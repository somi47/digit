==> flow/design.v <==
`timescale 1ns / 1ps
module HF1(
	input clk,
	input rst,
	output [2:0] man_out,
	output [2:0] std_out,
	output [2:0] ind_out
);
MAN_FSM MAN(
	.clk(clk),
	.rst(rst),
	.man_out(man_out)
);
STD_FSM STD(
	.clk(clk),
	.rst(rst),
	.std_out(std_out)
);
IND_FSM IND(
	.clk(clk),
	.rst(rst),
	.ind_out(ind_out)
);
endmodule
`timescale 1ns / 1ps
module IND_FSM(
	input        clk,
	input        rst,
	output [2:0] ind_out
);
reg [2:0]cnt, out;
always @ (posedge clk)
begin
	if(rst)
		cnt <= 3'd0;
	else
		cnt <= cnt + 1;
end
always @ (*)
begin
	case(cnt)
		3'd0   : out <= 3'd0;
		3'd1   : out <= 3'd4;
		3'd2   : out <= 3'd1;
		3'd3   : out <= 3'd3;
		3'd4   : out <= 3'd6;
		3'd5   : out <= 3'd2;
		3'd6   : out <= 3'd7;
		3'd7   : out <= 3'd5;
		default: out <= 3'd0;
	endcase
end
assign ind_out = out;
endmodule
`timescale 1ns / 1ps
module MAN_FSM(
	input        clk,
	input        rst,
	output [2:0] man_out
);
reg  [2:0] state;
wire [2:0] next_state;
wire a, b, c;
assign {a, b, c} = state;
always @ (posedge clk)
begin
	if(rst)
		state <= 3'd0;
	else
		state <= next_state;
end
assign next_state[2] = ~a&~c | ~a&b | b&c;
assign next_state[1] = ~a&c | ~a&b | b&~c;
assign next_state[0] = ~a&~b&c | ~a&b&~c | a&b&c | a&~b&~c;
assign man_out = state;
endmodule
`timescale 1ns / 1ps
module STD_FSM(
	input        clk,
	input        rst,
	output [2:0] std_out
);
localparam START = 3'd0;
localparam A     = 3'd4;
localparam B     = 3'd1;
localparam C     = 3'd3;
localparam D     = 3'd6;
localparam E     = 3'd2;
localparam F     = 3'd7;
localparam G     = 3'd5;
reg [2:0] state, next_state;
always @ (posedge clk)
begin
	if(rst)
		state <= 3'd0;
	else
		state <= next_state;
end
always @ (*)
begin
	case(state)
		START  : next_state <= A;
		A      : next_state <= B;
		B      : next_state <= C;
		C      : next_state <= D;
		D      : next_state <= E;
		E      : next_state <= F;
		F      : next_state <= G;
		G      : next_state <= START;
		default: next_state <= START;
	endcase
end
assign std_out = state;
endmodule
* Tool chain data of HF1
The steps from the RTL of HF1 to its reports follow in flow order.
Line numbers count from 1 in the design file above.
Operators: Yosys type, input widths -> output width; for muxes data width and select width s.
Cell names lack the library's common part.
A cell with n/a has no value.
- Design top :: HF1
- Clock :: clk
- Library :: sky130hd
- Library corner :: tt_025C_1v80

* Word level
Source: Yosys, flattened and elaborated, memories not mapped. Widths are those after wreduce. Print and check cells do not count. Equal cells are merged and count once.
Memory sizes are those after Yosys's memory passes, which may raise the word count (mostly to a power of two), join words into wider ones and drop unused or constant bits.
- Word width x clocked read ports :: 6
- Word-level cells :: 28
- Memories kept :: 2
- Input port bits :: 2
- Bits in read-only memories :: 48
- Register bits :: 6
- Bitwise operators :: 22
- Multiplexer cells :: 1
- Add/sub/neg operators :: 1
** Memory list
- (name not given) :: depth 8, bits a word 3, rd ports 1, wr ports 0, RTL line 41 : case(cnt)
- (name not given) :: depth 8, bits a word 3, rd ports 1, wr ports 0, RTL line 101 : case(state)
** Operators with widths (number)
- $and 1x1->1 :: 12
- $or 1x1->1 :: 7
- $not 1->1 :: 3
- $add 3x1->3 const B :: 1
- $mux 3 :: 1

* Logic depth
Longest topological path by Yosys (ltp), each cell counted once; first at word level (registers and memories cut), then after technology mapping (sequential cells cut; the memories' decode and read muxes count).
- Depth in word-level cells :: 6
- ABC_AREA :: 0
- Mapped depth :: 4
- Depth with buffers taken out :: 4

* Synthesis result
Yosys stat after the flow's synthesis: flattened, memories mapped to cells. It holds for the ABC_AREA given above (unset counts as 0); a run with the other value may have another netlist.
** Cells by type
- dfxtp_1 :: number 12, total area 240.23 um^2
- nor2_1 :: number 12, total area 45.043 um^2
- xnor2_1 :: number 4, total area 35.034 um^2
- nor2b_1 :: number 4, total area 25.024 um^2
- buf_4 :: number 3, total area 22.522 um^2
- xor2_1 :: number 2, total area 17.517 um^2
- xor2_2 :: number 1, total area 16.266 um^2
- a211oi_1 :: number 2, total area 15.014 um^2
- ha_1 :: number 1, total area 12.512 um^2
- a21oi_1 :: number 2, total area 10.01 um^2
- clkbuf_1 :: number 1, total area 3.754 um^2
- Buffers :: 4
- Standard cells after synthesis :: 44
- Flip-flops :: 12
- Chip area (Yosys) :: 442.9 um^2
The figures by module come from a second, unflattened synthesis with its own total; it is not the netlist above.
- Cell total of the unflattened synthesis :: 41
- Area total of the unflattened synthesis :: 454.2 um^2
Rows give one instance, submodules left out.
** By module
- IND_FSM :: area 206.4 um^2, times used 1, sequential area 120.1 um^2, cells 18
- MAN_FSM :: area 135.1 um^2, times used 1, sequential area 60.1 um^2, cells 13
- STD_FSM :: area 112.6 um^2, times used 1, sequential area 60.1 um^2, cells 10
- HF1 :: area 0.0 um^2, times used 1, sequential area 0.0 um^2, cells 0

* Timing after synthesis
Path of least setup slack by OpenSTA after synthesis, without wires, with an ideal clock, recovery checks aside; 20% of the period is set as input and as output delay. Where synthesis merged equal registers, the netlist keeps one of their names.
- Path type :: reg2reg
- Start point :: register IND.cnt[0]
- End point :: register (no name shown)
- Launch time at the first pin :: 0 ps
- Stages on the path :: 5
- Period :: 1290 ps
- Data arrival time :: 927 ps
- Delay of the path :: 1055 ps
- Path buffers :: 0
- Path slack :: 236 ps
- Synthesis period reached :: 1054 ps
"delay of the path" is the arrival time less input delay plus setup time.
"stages on the path": output pins that drive a net of the path, with the launching flip-flop's if there is one; two outputs of one cell count as two.
"synthesis period reached" = period - worst setup slack (recovery checks aside). The figure is calculated, with input and output delays left at 20% of the set period.
Between the ends stands the longest chain of elaborated cells between them, by number of cells; it is not shown to be the way that was timed. Of several equally long chains one is given.
A line is the first line of the expression or statement that the cell stems from. Yosys adds cells for indexed reads and writes and turns some case tables into memories.
- Path through :: dfxtp_1 ha_1 nor2b_1 xnor2_1 nor2_1
- Cells in the longest elaborated chain :: 2
- Elaborated cells between the ends (all ways) :: 2
- RTL lines with such cells :: 1
** Ends and longest elaborated chain, after synthesis
- from (decl) :: RTL line 31 : reg [2:0]cnt, out;
- from (assign) :: RTL line 35 : cnt <= 3'd0;
- from (assign) :: RTL line 37 : cnt <= cnt + 1;
- $add 3x1->3 :: RTL line 37
- $mux 3

* Path in the finished layout
From the final timing report of run 1: the path of least setup slack in the routed layout; clock arrival at registers is part of the times.
The path's times are printed in steps of 10 ps; the period is the one set.
- Path type :: reg2reg
- Start point :: register MAN.state[0]
- End point :: register MAN.state[0]
- Path slack :: -220 ps
- Launch time at the first pin :: 270 ps
- Period :: 801 ps
- Path buffers :: 1
- Data arrival time :: 1180 ps
- Stages on the path :: 5
Between the ends stands the longest chain of elaborated cells between them, by number of cells; it is not shown to be the way that was timed. Of several equally long chains one is given.
- Path through :: dfxtp_2 buf_6 xor2_1 xnor2_1 nor2_1
- Cells in the longest elaborated chain :: 5
- Elaborated cells between the ends (all ways) :: 8
** Ends and longest elaborated chain, post-layout
- from (decl) :: RTL line 61 : reg  [2:0] state;
- from (assign) :: RTL line 68 : state <= 3'd0;
- from (assign) :: RTL line 70 : state <= next_state;
- $not 1->1 :: RTL line 74 : assign next_state[0] = ~a&~b&c | ~a&b&~c | a&b&c | a&~b&~c;
- $and 1x1->1 :: RTL line 74
- $or 1x1->1 x3 :: RTL line 74
- to (assign) :: RTL line 68
- to (assign) :: RTL line 70
- to (decl) :: RTL line 61

--- measured runs ---
Module HF1, platform sky130hd: 2 stored runs of the flow (Yosys, OpenROAD) with differing settings, in no particular order. Input and output delays are each 20% of the period that was set; the output load is 0.01 pF.
"achieved period" means the clock period less the worst setup slack. The figure is calculated, with input and output delays left at 20% of the set period.
"critical path time" = time allowed to the worst setup path (clock period - input delay - output delay, where it has them) - its slack; a late launch clock adds to it, a late capture clock takes from it.
"overall power" is the tool's figure for a default switching activity; nothing was simulated.
"critical path time" is known to 10 ps.

* Run 1
** Files
==> flow/run.sh <==
#!/bin/bash
# the make line also repeats the synthesis and layout settings of config.mk as NAME=value (left out here)
make -C /OpenROAD-flow-scripts/flow DESIGN_CONFIG=/design/flow/config.mk WORK_HOME=/design/flow/orfs CLKGATE_MAP_FILE= finish
==> flow/config.mk <==
export PLATFORM = sky130hd
export DESIGN_NAME = HF1
export DESIGN_NICKNAME = HF1
export VERILOG_FILES = /design/flow/design.v
export SDC_FILE = /design/flow/constraint.sdc
export NUM_CORES = 4
export LEC_CHECK = 0
export CAP_MARGIN = 20
export CORE_MARGIN = 2
export CORE_UTILIZATION = 40
export SLEW_MARGIN = 20
==> flow/constraint.sdc <==
create_clock -name core_clock -period 0.801 [get_ports {clk}]
set_input_delay 0.1602 -clock core_clock [delete_from_list [all_inputs] [get_ports {clk}]]
set_output_delay 0.1602 -clock core_clock [all_outputs]
set_load 0.01 [all_outputs]
** Results
- Worst setup slack after layout :: -224 ps
- Post-layout utilization :: 79.5%
- Die area :: 1389.4 um^2
- Critical path time :: 1020 ps
- Critical path kind :: reg2reg
- Worst hold slack :: 221 ps
- Chip area after synthesis (Yosys) :: 442.9 um^2
- Achieved period :: 1025 ps
- Standard-cell area after routing :: 777.0 um^2
- Summed negative setup slack :: -1873 ps
- Overall power :: 2.579 mW

* Run 2
** Files
==> flow/run.sh <==
#!/bin/bash
# the make line also repeats the synthesis and layout settings of config.mk as NAME=value (left out here)
make -C /OpenROAD-flow-scripts/flow DESIGN_CONFIG=/design/flow/config.mk WORK_HOME=/design/flow/orfs CLKGATE_MAP_FILE= finish
==> flow/config.mk <==
export PLATFORM = sky130hd
export DESIGN_NAME = HF1
export DESIGN_NICKNAME = HF1
export VERILOG_FILES = /design/flow/design.v
export SDC_FILE = /design/flow/constraint.sdc
export NUM_CORES = 4
export LEC_CHECK = 0
export CAP_MARGIN = 10
export CELL_PAD_IN_SITES_GLOBAL_PLACEMENT = 3
export CORE_MARGIN = 2
export CORE_UTILIZATION = 39
export CTS_CLUSTER_DIAMETER = 349
export CTS_CLUSTER_SIZE = 50
export MIN_ROUTING_LAYER = met2
export PLACE_DENSITY = 0.75
export SLEW_MARGIN = 20
export TNS_END_PERCENT = 40
==> flow/constraint.sdc <==
create_clock -name core_clock -period 1.54 [get_ports {clk}]
set_input_delay 0.3080 -clock core_clock [delete_from_list [all_inputs] [get_ports {clk}]]
set_output_delay 0.3080 -clock core_clock [all_outputs]
set_load 0.01 [all_outputs]
** Results
- Worst setup slack after layout :: 60 ps
- Post-layout utilization :: 53.7%
- Die area :: 1421.3 um^2
- Critical path time :: 1170 ps
- Critical path kind :: reg2out
- Worst hold slack :: 469 ps
- Chip area after synthesis (Yosys) :: 442.9 um^2
- Achieved period :: 1480 ps
- Standard-cell area after routing :: 580.6 um^2
- Summed negative setup slack :: 0 ps
- Overall power :: 1.039 mW
--- end ---
